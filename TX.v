==> flow/design.v <==
module Scrambler(clk,reset,state_out,bit_in, bit_out);
	input wire clk;
	input wire reset;
	input wire bit_in;
	output wire bit_out;
	output reg [6:0] state_out;
	wire feedback;
	assign feedback =  (bit_in ^ state_out[6] ^ state_out[3]);
	assign bit_out = feedback;
	always @(posedge clk)
	begin
		if (reset == 1'b1) 
			state_out <=  7'b1010000;  
		else
			state_out <= {state_out[5], state_out[4], state_out[3],state_out[2], state_out[1], state_out[0],feedback};
	end
endmodule
module TX(dataIn, length, clk, reset, request, dataOut, ready);
parameter LENGTH_NUMOF_BIT = 12;
parameter STATE_NUMOF_BIT = 2;
parameter IDLE = 2'b00, INITIALIZE = 2'b01, SCRAMBLING = 2'b10, FINISH = 2'b11;
input clk, request, dataIn, reset;
input [LENGTH_NUMOF_BIT-1:0] length;
output reg ready;
output dataOut;
		reg [STATE_NUMOF_BIT-1:0] currentState;
		reg [STATE_NUMOF_BIT-1:0] nextState;
		wire scramblingEnd;
		reg [LENGTH_NUMOF_BIT-1:0] counter;
		always @(currentState,scramblingEnd,request)
		begin
		case(currentState)
		IDLE: if(request==1'b1) nextState = INITIALIZE;
		else nextState = IDLE;
		INITIALIZE: nextState = SCRAMBLING;	
		SCRAMBLING: if(scramblingEnd==1'b1)nextState = FINISH;
		else nextState = SCRAMBLING;
		FINISH: nextState = IDLE;
		endcase
		end
		always @(posedge clk)
		begin
			if(reset==1'b1) currentState = IDLE;
			else currentState = nextState;
		end
reg [LENGTH_NUMOF_BIT-1:0]lengthBuffer;
always @(posedge clk) begin
	if(request==1'b1)lengthBuffer <= length;
end
assign scramblingEnd = (counter == lengthBuffer);
always @(posedge clk) begin
	if(currentState==INITIALIZE | currentState==IDLE | currentState==FINISH) counter <= 0;
	else counter <= counter + 1;
end
reg bitToScramble;
always @(posedge clk) begin
if(currentState==SCRAMBLING)begin 
	ready=1'b1;
	bitToScramble = dataIn;
	end
else ready=1'b0;
end
wire [6:0] state_out;
wire scramblingReset;
assign scramblingReset = (currentState==INITIALIZE);
Scrambler scrambler(clk, scramblingReset, state_out, bitToScramble, dataOut);
endmodule
# == Reports on TX ==
# The steps from the RTL of TX to its reports follow in flow order.
# Lines are those of the file above, counted from 1.
# Library cell names are shortened.
# A cell with n/a has no value.
# setup
top_module,TX
clk_port,clk
cell_library,sky130hd
lib_corner,tt_025C_1v80

# == After elaboration ==
# Yosys after proc, flatten, opt, wreduce and memory -nomap, before mapping. Enables and synchronous resets that opt folds into registers are not counted as muxes. Memory bits, and registers merged into a memory's read port (data or address), are not among the register bits. Print and check cells are not counted. Equal cells are merged and count once.
# bits
ff_bits,35
elab_cells,20
# classes
logic,4
n_addsub,1
reduce_logical,1
eq_ne,4
n_mux,4
# op_table
operator,n
adder 12 x 1 -> 12 bit (second input constant),1
equality test 12 bit,1
case mux 2 bit (select 4 bit),1
equality test 2 bit (second input constant),2
two-way mux 1 bit,3
OR 1 bit,2
bitwise XOR 1 bit,2
equality test 2 x 1 -> 1 bit (second input constant),1
zero test 2 bit,1

# == Longest topological paths ==
# Yosys ltp: most cells in a row. Word level: on the elaborated netlist, between registers, memories and ports. Mapped: between sequential cells and ports; inverters and the memories' decode and read muxes count.
# depth
ltp_word,3
abc_area,0
ltp_mapped,5
ltp_nobuf,5

# == After synthesis ==
# Source: synth_stat.txt of the flow (Yosys; design flattened, memories mapped). It holds for the ABC_AREA given above (unset counts as 0); a run with the other value may have another netlist.
# Totals and module areas in this step are rounded.
# synth_totals
synth_area_um2,1370
flip_flops,37
cells,115
# by_type
cell,n,area_total_um2
dfxtp_1,24,480.461
edfxtp_1,13,390.374
xor2_1,17,148.893
xnor2_1,5,43.792
nor2_1,11,41.29
nor2b_1,5,31.28
nand3_1,4,20.019
nor3_1,4,20.019
nand4_1,3,18.768
nor4_1,3,18.768
or3_1,3,18.768
nand2_1,4,15.014
o21ai_0,3,15.014
ha_1,1,12.512
or2_2,2,12.512
and4_4,1,11.261
a21oi_1,2,10.01
nand3_2,1,10.01
# Other cell types: 8; their cells: 9.
# The figures by module come from a second, unflattened synthesis with its own total; it is not the netlist above.
# hier_totals
hier_cells,117
hier_area_um2,1380
# Rows give one instance, submodules left out.
# by_module
module,area_um2,n_inst,seq_area_um2,n_cells
TX,1160,1,731,99
Scrambler,216,1,140,18

# == Worst setup path after synthesis ==
# Path of least setup slack by OpenSTA after synthesis, without wires, with an ideal clock, recovery checks aside; 20% of the period is set as input and as output delay. Where synthesis merged equal registers, the netlist keeps one of their names.
# synth_path
kind,register to register
start,register (no name shown)
end,register currentState
arrival_ns,1.206
launch_ns,0.000
n_path_buf,1
path_delay_ns,1.321
driving_pins,6
setup_slack_ns,0.238
tclk_ns,1.56
synth_period_reached_ns,1.322
# "path_delay_ns" = arrival - input delay + setup time.
# "driving_pins" counts driving pins, that of a launching flip-flop among them; a cell with two outputs on the path counts twice.
# "synth_period_reached_ns" is the clock period less the worst setup slack; recovery checks do not enter. This is arithmetic on one report: input and output delays are still those of the set period (20% each).
# Where an end lacks its bit number, it is one bit of the signal, or one of the new flip-flops if synthesis recoded a state register.
# synth_via
path_cell_list,dfxtp_1 > buf_2 > xor2_1 > nor4_1 > a31oi_1 > o21ba_2
# synth_lines
item,line,text
end: assignment,43,if(reset==1'b1) currentState = IDLE;
end: assignment,44,else currentState = nextState;
end: declaration,26,reg [STATE_NUMOF_BIT-1:0] currentState;
# No chain of elaborated cells between the ends is given.

# == Timing after layout ==
# Path of least setup slack in the final report of run 1 (OpenROAD, finished layout, wires in). Where an end is a register, its clock arrival counts in the times.
# layout_path
kind,register to output
start,register bitToScramble
end,output dataOut
setup_slack_ns,-0.28
driving_pins,4
launch_ns,0.33
n_path_buf,1
tclk_ns,1.2
arrival_ns,1.24
# The rows between start and end are the longest chain of elaborated cells between them; the timing report does not say that the signal goes this way. Where chains are equally long, one stands for them.
# A line is the first line of the expression or statement that the cell stems from. Yosys adds cells for indexed reads and writes and turns some case tables into memories.
# layout_via
path_cell_list,edfxtp_1 > xnor2_1 > xnor2_1 > buf_2
elab_chain_len,2
cells_between,2
lines_between,1
# layout_lines
item,line,text
start: declaration,55,reg bitToScramble;
start: assignment,59,bitToScramble = dataIn;
bitwise XOR 1 bit x2,8,assign feedback = (bit_in ^ state_out[6] ^ state_out[3]);
end: declaration,25,output dataOut;

Top module TX; platform sky130hd; tools Yosys and OpenROAD; 2 stored runs in no particular order. Input and output delays are each 20% of the period that was set; the output load is 0.01 pF.
By "achieved_period_ns" is meant the clock period of the run minus its worst setup slack. This is arithmetic on one report: input and output delays are still those of the set period (20% each).
By "worst_path_allowed_less_slack_ns" is meant the share of the clock period that the worst setup path is allowed (20% is reserved at inputs, 20% at outputs), minus its slack. Clock arrival times at its registers enter into it.
"totalPower_uw" is the tool's figure for a default switching activity; nothing was simulated.
Measured values are rounded.

Run 1, flow files:
==> flow/run.sh <==
#!/bin/bash
# the make line also repeats the synthesis and layout settings of config.mk as NAME=value (left out here)
make -C /OpenROAD-flow-scripts/flow DESIGN_CONFIG=/design/flow/config.mk WORK_HOME=/design/flow/orfs CLKGATE_MAP_FILE= finish
==> flow/config.mk <==
export PLATFORM = sky130hd
export DESIGN_NAME = TX
export DESIGN_NICKNAME = TX
export VERILOG_FILES = /design/flow/design.v
export SDC_FILE = /design/flow/constraint.sdc
export NUM_CORES = 4
export LEC_CHECK = 0
export CAP_MARGIN = 20
export CORE_ASPECT_RATIO = 0.73
export CORE_MARGIN = 2
export CORE_UTILIZATION = 58
export GPL_TIMING_DRIVEN = 0
export PLACE_DENSITY_LB_ADDON = 0.04
export SLEW_MARGIN = 10
==> flow/constraint.sdc <==
create_clock -name core_clock -period 1.2 [get_ports {clk}]
set_input_delay 0.2400 -clock core_clock [delete_from_list [all_inputs] [get_ports {clk}]]
set_output_delay 0.2400 -clock core_clock [all_outputs]
set_load 0.01 [all_outputs]

==> results of run 1, as CSV <==
result,value
achieved_period_ns,1.484
setup_tns_ns,-0.858
post_route_util_frac,0.862
timing.setup.ws_ns,-0.284
final_hold_ws_ns,0.402
synth_area_um2,1370
worst_path_allowed_less_slack_ns,1.24
critical_path_kind,"register to output"
totalPower_uw,2500
die_um2,2770

Run 2, flow files:
==> flow/run.sh <==
#!/bin/bash
# the make line also repeats the synthesis and layout settings of config.mk as NAME=value (left out here)
make -C /OpenROAD-flow-scripts/flow DESIGN_CONFIG=/design/flow/config.mk WORK_HOME=/design/flow/orfs CLKGATE_MAP_FILE= finish
==> flow/config.mk <==
export PLATFORM = sky130hd
export DESIGN_NAME = TX
export DESIGN_NICKNAME = TX
export VERILOG_FILES = /design/flow/design.v
export SDC_FILE = /design/flow/constraint.sdc
export NUM_CORES = 4
export LEC_CHECK = 0
export CAP_MARGIN = 20
export CELL_PAD_IN_SITES_DETAIL_PLACEMENT = 1
export CELL_PAD_IN_SITES_GLOBAL_PLACEMENT = 2
export CORE_MARGIN = 2
export CORE_UTILIZATION = 47
export CTS_CLUSTER_DIAMETER = 285
export MIN_ROUTING_LAYER = met1
export PLACE_DENSITY_LB_ADDON = 0.07
export SETUP_SLACK_MARGIN = 0.2
export SLEW_MARGIN = 20
==> flow/constraint.sdc <==
create_clock -name core_clock -period 0.992 [get_ports {clk}]
set_input_delay 0.1984 -clock core_clock [delete_from_list [all_inputs] [get_ports {clk}]]
set_output_delay 0.1984 -clock core_clock [all_outputs]
set_load 0.01 [all_outputs]

Run 2: not finished: routing ended with error DPL-0033
